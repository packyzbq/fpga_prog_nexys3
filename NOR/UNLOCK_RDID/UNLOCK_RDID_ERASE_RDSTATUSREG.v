==> flow/design.v <==
`timescale 1ns / 1ps
module UNLOCK_RDID_ERASE_RDSTATUSREG(CLK,
												 RESET,
												 CE,
												 WE,
												 OE,
												 ADDR,
												 SHOW,
												 DATA
    );
	 input CLK;
	 input RESET;
	 output CE;
	 output WE;
	 output OE;
	 output[23:0] ADDR;
	 output[7:0] SHOW;
	 inout[15:0] DATA;
	 reg CE = 'b1;
	 reg WE = 'b1;
	 reg OE = 'b1;
	 reg[23:0] ADDR = 'h3f0000;
	 reg[7:0] SHOW = 'h00;
	 reg[15:0] UNLOCK_CMD1 = 'h0060;
	 reg[15:0] UNLOCK_CMD2 = 'h00d0;
	 reg[15:0] RDID_CMD1 = 'h0090;
	 reg[15:0] RDID_OFF = 'h0002;
	 reg[7:0] C_STATE = 'd0;
	 assign DATA = ((C_STATE > 'd4) && (C_STATE < 'd8)) ? UNLOCK_CMD1 : 
						((C_STATE > 'd7) && (C_STATE < 'd11)) ? UNLOCK_CMD2 :
						((C_STATE > 'd10) && (C_STATE < 'd14)) ? RDID_CMD1 :  'hzzzz;
	 always @(posedge CLK)
	 begin
	 if(RESET)
	 begin
	 CE <= 'b1;
	 WE <= 'b1;
	 OE <= 'b1;
	 ADDR <= 'h3f0000;
	 SHOW <= 'h00;
	 C_STATE <= 'd0;
	 end
	 case(C_STATE)
	 'd0 : C_STATE <= 'd1;
	 'd1 : C_STATE <= 'd2;
	 'd2 : C_STATE <= 'd3;
	 'd3 : C_STATE <= 'd4;
	 'd4 : C_STATE <= 'd5;
	 'd5 : 
		begin
		CE <= 'b0;
		WE <= 'b0;
		ADDR <= 'h3f0000;
		C_STATE <= 'd6;
		end
	 'd6 : C_STATE <= 'd7;
	 'd7 : 
		begin
		CE <= 'b1;
		WE <= 'b1;
		C_STATE <= 'd8;
		end
	 'd8 :
		begin
		CE <= 'b0;
		WE <= 'b0;
		C_STATE <= 'd9;
		end
	 'd9 : C_STATE <= 'd10;
	 'd10 : 
		begin
		CE <= 'b1;
		WE <= 'b1;
		C_STATE <= 'd11;
		end
	 'd11 : 
		begin
		CE <= 'b0;
		WE <= 'b0;
		C_STATE <= 'd12;
		end
	 'd12 : C_STATE <= 'd13;
	 'd13 : 
		begin
		CE <= 'b1;
		WE <= 'b1;
		C_STATE <= 'd14;
		end
	 'd14 : 
		begin
		CE <= 'b0;
		OE <= 'b0;
		ADDR <= ADDR + RDID_OFF;
		C_STATE <= 'd15;
		end
	 'd15 : C_STATE <= 'd16;
	 'd16 : C_STATE <= 'd17;
	 'd17 : C_STATE <= 'd18;
	 'd18 : 
		begin
		SHOW[7:0] <= DATA[7:0];
		C_STATE <= 'd19;
		end
	 'd19 :
		begin
		CE <= 'b1;
		OE <= 'b1;
		C_STATE <= 'd19;
		end
	 default : C_STATE <= 'd0;
	 endcase
	 end
endmodule
==> From RTL to reports: UNLOCK_RDID_ERASE_RDSTATUSREG <==
The steps from the RTL of UNLOCK_RDID_ERASE_RDSTATUSREG to its reports follow in flow order.
Lines are those of the file above, counted from 1.
Library cell names are shortened.
{ "inputs": {"top_module": "UNLOCK_RDID_ERASE_RDSTATUSREG", "clock": "CLK", "library": "sky130hd", "corner": "tt_025C_1v80"} }

==> Elaborated design <==
Source: Yosys, flattened and elaborated, memories not mapped. Widths are those after wreduce. Registers that Yosys merges into a memory's read port (data or address) are not register bits. Print and check cells do not count. Equal cells are merged and count once.
{ "classes": {"reduce_logical": 14, "eq_ne": 19, "mux": 12, "n_addsub": 1, "cmp": 6} }
{ "ops": {"columns": ["cell", "n"], "rows": [
  ["5-bit parallel mux with 19-bit select", 1],
  ["24-bit parallel mux with 2-bit select", 1],
  ["16-bit two-way mux", 3],
  ["5-bit by 4-bit equality test with 1-bit output (second input constant)", 8],
  ["24-bit by 2-bit adder with 24-bit output (second input constant)", 1],
  ["24-bit two-way mux", 1],
  ["5-bit by 3-bit equality test with 1-bit output (second input constant)", 4],
  ["5-bit equality test (second input constant)", 4],
  ["8-bit two-way mux", 2],
  ["5-bit by 4-bit < comparator with 1-bit output (second input constant)", 3],
  ["3-bit nonzero test", 4],
  ["5-bit by 2-bit equality test with 1-bit output (second input constant)", 2],
  ["5-bit by 3-bit > comparator with 1-bit output (second input constant)", 2],
  ["4-bit OR reduction", 2],
  ["8-bit zero test", 1],
  ["3-bit OR reduction", 2],
  ["1-bit parallel mux with 2-bit select", 3],
  ["5-bit by 1-bit equality test with 1-bit output (second input constant)", 1],
  ["5-bit by 4-bit > comparator with 1-bit output (second input constant)", 1],
  ["1-bit logical AND", 3],
  ["2-bit nonzero test", 1],
  ["2-bit OR reduction", 1],
  ["1-bit two-way mux", 1]
]} }
{ "word_totals": {"out_inout_bits": 51, "in_bits": 2, "wordCells": 58, "reg_bits": 40} }

==> Depth <==
Yosys ltp: most cells in a row. Word level: on the elaborated netlist, between registers, memories and ports. Mapped: between sequential cells and ports; inverters and the memories' decode and read muxes count.
{ "logic_depth": {"ltp_word": 6, "abc_area": 0, "mapped_depth": 6, "depth_no_buf": 5} }

==> Mapped cells and area <==
The flow's flattened synthesis, as Yosys stat reports it; memories are mapped. The netlist is that of the ABC_AREA named above (0 if unset); the other value can give another one.
{ "mapped": {"seqArea_um2": 970.9, "buffers": 26, "mapped_cells": 195, "ffs": 34, "area_um2": 1994.4} }
{ "types": {"columns": ["cell", "n", "type_area_um2"], "rows": [
  ["edfxtp_1", 29, 870.835],
  ["buf_4", 19, 142.637],
  ["dfxtp_1", 5, 100.096],
  ["nor2_1", 25, 93.84],
  ["xor2_1", 9, 78.826],
  ["a21oi_1", 12, 60.058],
  ["xnor2_1", 6, 52.55],
  ["nand3_1", 9, 45.043],
  ["nor4_4", 2, 42.541],
  ["and3_1", 6, 37.536],
  ["o21ai_0", 7, 35.034],
  ["nand2b_1", 5, 31.28],
  ["nand2_1", 8, 30.029],
  ["and4_1", 3, 26.275],
  ["nand4_1", 4, 25.024],
  ["o21bai_1", 3, 22.522],
  ["nand4_4", 1, 21.27],
  ["mux2i_1", 2, 20.019]
]} }
Other cell types: 25; their cells: 40.

==> Timing after synthesis <==
Path of least setup slack by OpenSTA after synthesis, without wires, with an ideal clock, recovery checks aside; 20% of the period is set as input and as output delay. Where synthesis merged equal registers, the netlist keeps one of their names.
{ "synth_path": {"kind": "register to register", "start": "reg C_STATE[1]", "end": "reg ADDR[10]", "delay_ns": 2.420, "path_buffers": 1, "launch_ns": 0.000, "path_slack_ns": 0.670, "stages": 6, "setup_time_ns": 0.408, "required_ns": 2.682, "arrival_time_ns": 2.012, "period_ns": 3.09, "synth_period_reached_ns": 2.42} }
"delay_ns" = arrival - input delay + setup time.
"stages": output pins that drive a net of the path, with the launching flip-flop's if there is one; two outputs of one cell count as two.
"synth_period_reached_ns" = period - worst setup slack (recovery checks aside). The figure is calculated, with input and output delays left at 20% of the set period.
The rows between start and end are the longest chain of elaborated cells between them; the timing report does not say that the signal goes this way. Where chains are equally long, one stands for them.
A line is the first line of the expression or statement that the cell stems from. Yosys adds cells for indexed reads and writes and turns some case tables into memories.
At most two assigning lines are given for a register; there are more.
Only ways into the end's enable, where the timed path ends, are counted here.
{ "synth_between": {"path_cell_list": "dfxtp_1 clkbuf_1 inv_1 nor2_1 a21oi_1 o21bai_1", "elab_chain_len": 2, "cells_between": 3, "lines_between": 1, "cone_classes": "eq/ne: 2; reduce/logical: 1"} }
{ "synth_rtl": {"columns": ["item", "line_no", "source"], "rows": [
  ["start: declaration", 28, "reg[7:0] C_STATE = 'd0;"],
  ["start: assignment", 41, "C_STATE <= 'd0;"],
  ["start: assignment", 44, "'d0 : C_STATE <= 'd1;"],
  ["5-bit by 4-bit equality test with 1-bit output", 43, "case(C_STATE)"],
  ["3-bit nonzero test", null, null],
  ["end: assignment", 39, "ADDR <= 'h3f0000;"],
  ["end: assignment", 93, "ADDR <= ADDR + RDID_OFF;"],
  ["end: declaration", 16, "output[23:0] ADDR;"]
]} }

==> Timing after layout <==
From the final timing report of job 1: the path of least setup slack in the routed layout; clock arrival at registers is part of the times.
{ "layout_path": {"kind": "register to output", "start": "reg C_STATE[4]", "end": "out DATA[5]", "required_ns": 1.55, "path_buffers": 0, "arrival_time_ns": 1.43, "path_slack_ns": 0.12, "stages": 4, "out_delay_ns": 0.39, "period_ns": 1.94, "launch_ns": 0.27} }
The rows between start and end are the longest chain of elaborated cells between them; the timing report does not say that the signal goes this way. Where chains are equally long, one stands for them.
At most two assigning lines are given for a register; there are more.
{ "layout_between": {"path_cell_list": "dfxtp_1 nand2b_1 or3_4 inv_1", "elab_chain_len": 5, "cells_between": 12, "lines_between": 3, "cone_classes": "compare: 6; mux: 3; reduce/logical: 3"} }
{ "layout_rtl": {"columns": ["item", "line_no", "source"], "rows": [
  ["start: declaration", 28, "reg[7:0] C_STATE = 'd0;"],
  ["start: assignment", 41, "C_STATE <= 'd0;"],
  ["start: assignment", 44, "'d0 : C_STATE <= 'd1;"],
  ["5-bit by 4-bit > comparator with 1-bit output", 31, "((C_STATE > 'd10) && (C_STATE < 'd14)) ? RDID_CMD1 : 'hzzzz;"],
  ["1-bit logical AND", 31, null],
  ["16-bit two-way mux", 31, null],
  ["16-bit two-way mux", 30, "((C_STATE > 'd7) && (C_STATE < 'd11)) ? UNLOCK_CMD2 :"],
  ["16-bit two-way mux", 29, "assign DATA = ((C_STATE > 'd4) && (C_STATE < 'd8)) ? UNLOCK_CMD1 :"],
  ["end: declaration", 18, "inout[15:0] DATA;"]
]} }
Nets of the timed path that keep an RTL name, with a line that drives or declares them; the list need not be complete.
{ "layout_nets": {"columns": ["signal", "line_no"], "rows": [
  ["DATA[4]", 29]
]} }

Hand-over note for UNLOCK_RDID_ERASE_RDSTATUSREG

Settings and measured results of 2 stored flow runs for module UNLOCK_RDID_ERASE_RDSTATUSREG (sky130hd), not sorted in any way. The constraints put input and output delay at 20% of the set period each and load the outputs with 0.01 pF.
"period reached" = clock period - worst setup slack. The figure is calculated, with input and output delays left at 20% of the set period.
"time used up by the worst setup path" is the time allowed to the run's worst setup path (the clock period less input and output delay, where it has them) less its slack. Clock arrival times count: a late capture clock shortens it, a late launch clock lengthens it.
"power consumption": no workload was simulated; the value follows from the tool's default switching activity.

==> job 1: settings <==
{ "period_ns": 1.94, "CAP_MARGIN": 20, "CORE_MARGIN": 2, "CORE_UTILIZATION": 40, "SLEW_MARGIN": 20 }
==> job 1: results <==
worst setup slack after layout: 0.123 ns
synthesized cell area: 1,994.4 sq um
die outline area: 5,566.6 sq um
power consumption: 1.317 mW
standard-cell area of the final layout: 2,472.4 sq um
setup TNS: 0.000 ns
time used up by the worst setup path: 1.43 ns
critical path type: register to output
worst-case hold slack: 0.570 ns
utilization after routing: 0.52
period reached: 1.817 ns

==> job 2: settings <==
{ "period_ns": 1.58, "CORE_UTILIZATION": 41, "PLACE_DENSITY_LB_ADDON": 0.25, "CORE_MARGIN": 3, "CELL_PAD_IN_SITES_GLOBAL_PLACEMENT": 2, "CELL_PAD_IN_SITES_DETAIL_PLACEMENT": 2, "CTS_CLUSTER_DIAMETER": 137, "MAX_ROUTING_LAYER": "met4", "CAP_MARGIN": 20, "SLEW_MARGIN": 20 }
==> job 2: results <==
incomplete, clock tree synthesis halted on DPL-0033

End of note.
